==> flow/design.v <==
module moving_avg_filt(
  input clk,
  input signed [7:0] signal_in,
  output reg signed [7:0] signal_out
  );
  parameter N = 64;  
  reg signed [7:0] input_signal_queue [0:N-1];
  reg signed [13:0] signal_in_sum;
  integer iter;
  always @ (posedge clk) begin
    input_signal_queue[0] <= signal_in;
    for (iter = 0; iter < N - 1; iter = iter + 1)
    begin
      input_signal_queue[iter + 1] <= input_signal_queue[iter];
    end  
  end
  always@(posedge clk) begin
    for (iter = 0; iter < N; iter = iter + 1) begin
      signal_in_sum = signal_in_sum + input_signal_queue[iter];
    end
    signal_out = signal_in_sum >>> 6;
  end  
  always@(negedge clk) begin
    signal_in_sum = 0;
  end
endmodule
* From RTL to reports: moving_avg_filt
What the tools print for moving_avg_filt, step after step. Line numbers count from 1 in the design file above. The mark - stands for no value.
Set-up: top module moving_avg_filt, clock clk, standard-cell library sky130hd, timing corner tt_025C_1v80

* Word-level counts
Counts by Yosys on the flattened word-level netlist (proc, flatten, opt, wreduce). Print and check cells are left out. Cells with the same type and inputs are merged into one.
Cells by class: add/sub/neg operators 63
Operators by type and width (number):
- adder 14 x 8 -> 14 bit | 57
- adder 13 x 8 -> 14 bit | 1
- adder 12 x 8 -> 13 bit | 1
- adder 11 x 8 -> 12 bit | 1
- adder 10 x 8 -> 11 bit | 1
- adder 9 x 8 -> 10 bit | 1
- adder 8 x 8 -> 9 bit | 1
Word-level totals: bits in registers 520, output and inout port bits 8

* Depth
Longest topological path by Yosys (ltp), each cell counted once; first at word level (registers and memories cut), then after technology mapping (sequential cells cut; the memories' decode and read muxes count).
Logic depth: depth after elaboration 63, ABC_AREA 1, depth in mapped cells 31

* After synthesis
The flow's flattened synthesis, as Yosys stat reports it; memories are mapped. The netlist is that of the ABC_AREA named above (0 if unset); the other value can give another one.
Synthesis totals: cell count 1955, mapped area 25176.6 um^2, flip-flop cells 520, buffer cells 0
Cells by type:
- sky130_fd_sc_hd__fa_1 | number 541, total area 1.08E+04 um^2
- sky130_fd_sc_hd__dfxtp_1 | number 520, total area 1.04E+04 um^2
- sky130_fd_sc_hd__inv_1 | number 732, total area 2.75E+03 um^2
- sky130_fd_sc_hd__ha_1 | number 49, total area 613.088 um^2
- sky130_fd_sc_hd__nand2_1 | number 54, total area 202.694 um^2
- sky130_fd_sc_hd__nand3_1 | number 13, total area 65.062 um^2
- sky130_fd_sc_hd__xor2_1 | number 5, total area 43.792 um^2
- sky130_fd_sc_hd__nor2_1 | number 9, total area 33.782 um^2
- sky130_fd_sc_hd__a21oi_1 | number 6, total area 30.029 um^2
- sky130_fd_sc_hd__a21oi_2 | number 3, total area 26.275 um^2
- sky130_fd_sc_hd__xnor2_1 | number 3, total area 26.275 um^2
- sky130_fd_sc_hd__nand2_2 | number 4, total area 25.024 um^2
- sky130_fd_sc_hd__o21bai_4 | number 1, total area 18.768 um^2
- sky130_fd_sc_hd__a21o_4 | number 1, total area 15.014 um^2
- sky130_fd_sc_hd__o21a_1 | number 2, total area 15.014 um^2
- sky130_fd_sc_hd__nand4_1 | number 2, total area 12.512 um^2
- sky130_fd_sc_hd__nor2_2 | number 2, total area 12.512 um^2
- sky130_fd_sc_hd__nor3b_2 | number 1, total area 12.512 um^2
Not listed: further types 5, cells in them 7.

* Worst setup path after synthesis
Source: OpenSTA report_checks on the synthesized netlist (no wires, ideal clock, input and output delay 20% of the period each), path of least setup slack; recovery checks are left aside. Register names are those of the netlist, which keeps one name where synthesis merged equal registers.
Timing post-synthesis: kind reg-to-reg, start register input_signal_queue[33][7], end register signal_out[7], clock period 6.99 ns, library setup time 0.112 ns, data arrival time 6.592 ns, data required time 6.878 ns, slack 0.286 ns, delay of the path 6.704 ns, driving pins on the path 27, buffers on the path 0, synthesis period reached 6.704 ns
"delay of the path" = arrival - input delay + setup time. "driving pins on the path" counts driving pins, that of a launching flip-flop among them; a cell with two outputs on the path counts twice. "synthesis period reached" is the clock period less the worst setup slack; recovery checks do not enter. This is arithmetic on one report: input and output delays are still those of the set period (20% each). The rows between start and end are the longest chain of elaborated cells between them; the timing report does not say that the signal goes this way. Where chains are equally long, one stands for them. Each line given opens the expression or statement behind the cell; cells for indexed reads and writes are added by Yosys, which also makes memories of some case tables.
Between the ends, post-synthesis: path through sky130_fd_sc_hd__dfxtp_1 > sky130_fd_sc_hd__fa_1 > sky130_fd_sc_hd__inv_1 > sky130_fd_sc_hd__fa_1 > sky130_fd_sc_hd__inv_1 > sky130_fd_sc_hd__fa_1 > sky130_fd_sc_hd__inv_1 > sky130_fd_sc_hd__fa_1 > sky130_fd_sc_hd__fa_1 > sky130_fd_sc_hd__inv_1 > sky130_fd_sc_hd__fa_1 > sky130_fd_sc_hd__inv_1 > sky130_fd_sc_hd__fa_1 > sky130_fd_sc_hd__inv_1 > sky130_fd_sc_hd__fa_1 > sky130_fd_sc_hd__inv_1 > sky130_fd_sc_hd__fa_1 > sky130_fd_sc_hd__fa_1 > sky130_fd_sc_hd__inv_1 > sky130_fd_sc_hd__ha_1 > sky130_fd_sc_hd__nand2_1 > sky130_fd_sc_hd__nor2_2 > sky130_fd_sc_hd__nor3b_2 > sky130_fd_sc_hd__a21oi_2 > sky130_fd_sc_hd__inv_2 > sky130_fd_sc_hd__nand2_1 > sky130_fd_sc_hd__nand2_1, length of the longest elaborated chain 31
RTL lines, path post-synthesis:
- start: declaration | line 7 | reg signed [7:0] input_signal_queue [0:N-1];
- start: assignment | line 14 | input_signal_queue[iter + 1] <= input_signal_queue[iter];
- adder 14 x 8 -> 14 bit (31 in a row) | line 19 | signal_in_sum = signal_in_sum + input_signal_queue[iter];
- end: assignment | line 21 | signal_out = signal_in_sum >>> 6;
- end: declaration | line 4 | output reg signed [7:0] signal_out

* Worst path after layout
Path of least setup slack in the final report of flow run 1 (OpenROAD, finished layout, wires in). Where an end is a register, its clock arrival counts in the times.
Timing after layout: kind reg-to-reg, start register input_signal_queue[11][7], end register signal_out[7], clock period 4.78 ns, library setup time 0.10 ns, data arrival time 7.55 ns, data required time 5.30 ns, slack -2.25 ns, driving pins on the path 25, buffers on the path 1
The rows between start and end are the longest chain of elaborated cells between them; the timing report does not say that the signal goes this way. Where chains are equally long, one stands for them.
Between the ends, after layout: path through sky130_fd_sc_hd__dfxtp_2 > sky130_fd_sc_hd__fa_1 > sky130_fd_sc_hd__fa_1 > sky130_fd_sc_hd__inv_2 > sky130_fd_sc_hd__fa_1 > sky130_fd_sc_hd__inv_2 > sky130_fd_sc_hd__fa_2 > sky130_fd_sc_hd__fa_1 > sky130_fd_sc_hd__buf_4 > sky130_fd_sc_hd__fa_1 > sky130_fd_sc_hd__inv_2 > sky130_fd_sc_hd__fa_1 > sky130_fd_sc_hd__inv_1 > sky130_fd_sc_hd__fa_1 > sky130_fd_sc_hd__inv_1 > sky130_fd_sc_hd__fa_1 > sky130_fd_sc_hd__fa_1 > sky130_fd_sc_hd__inv_2 > sky130_fd_sc_hd__ha_4 > sky130_fd_sc_hd__nand2_2 > sky130_fd_sc_hd__nor2_2 > sky130_fd_sc_hd__nor3b_4 > sky130_fd_sc_hd__a21oi_4 > sky130_fd_sc_hd__nand3_1 > sky130_fd_sc_hd__nand2_1, length of the longest elaborated chain 53
RTL lines, path after layout:
- start: declaration | line 7 | reg signed [7:0] input_signal_queue [0:N-1];
- start: assignment | line 14 | input_signal_queue[iter + 1] <= input_signal_queue[iter];
- adder 14 x 8 -> 14 bit (53 in a row) | line 19 | signal_in_sum = signal_in_sum + input_signal_queue[iter];
- end: assignment | line 21 | signal_out = signal_in_sum >>> 6;
- end: declaration | line 4 | output reg signed [7:0] signal_out

Settings and measured results of 2 stored flow runs for module moving_avg_filt (sky130hd), not sorted in any way. The constraints put input and output delay at 20% of the set period each and load the outputs with 0.01 pF.
"period reached" = clock period - worst setup slack. The figure is calculated, with input and output delays left at 20% of the set period.
"time on the worst setup path": the worst setup path's part of the clock period (all of it between registers, 20% less for each end at a port) less its slack. A launch clock that arrives late makes it longer, a capture clock that arrives late makes it shorter.

* Flow run 1 | settings: period_ns 4.78; CORE_UTILIZATION 55; SETUP_SLACK_MARGIN 0.41; PLACE_DENSITY 0.42; HOLD_SLACK_MARGIN -0.06; CELL_PAD_IN_SITES_GLOBAL_PLACEMENT 1; CELL_PAD_IN_SITES_DETAIL_PLACEMENT 1; TNS_END_PERCENT 15; ABC_AREA 1; GPL_ROUTABILITY_DRIVEN 0; CTS_CLUSTER_SIZE 68; CAP_MARGIN 10; MIN_ROUTING_LAYER met2; MAX_ROUTING_LAYER met4; CORE_MARGIN 2; SLEW_MARGIN 20 | results: synthesized cell area 25176.6 um^2; die outline area 47502.2 um^2; standard-cell area after routing 28902.7 um^2; post-layout utilization 0.638; setup slack of the critical path -2.254 ns; total negative setup slack -17.035 ns; lowest hold slack 0.344 ns; period reached 7.034 ns; time on the worst setup path 7.03 ns; kind of the worst setup path reg-to-reg
* Flow run 2 | settings: period_ns 5.35; CORE_UTILIZATION 69; SETUP_SLACK_MARGIN -0.38; CORE_ASPECT_RATIO 1.58; ABC_AREA 0; CTS_CLUSTER_SIZE 31; MAX_ROUTING_LAYER met5; CAP_MARGIN 20; CORE_MARGIN 2; SLEW_MARGIN 20 | results: synthesized cell area 24876.4 um^2; die outline area 37627.2 um^2; standard-cell area after routing 28073.2 um^2; post-layout utilization 0.789; setup slack of the critical path -1.903 ns; total negative setup slack -13.984 ns; lowest hold slack 0.343 ns; period reached 7.253 ns; time on the worst setup path 7.25 ns; kind of the worst setup path reg-to-reg
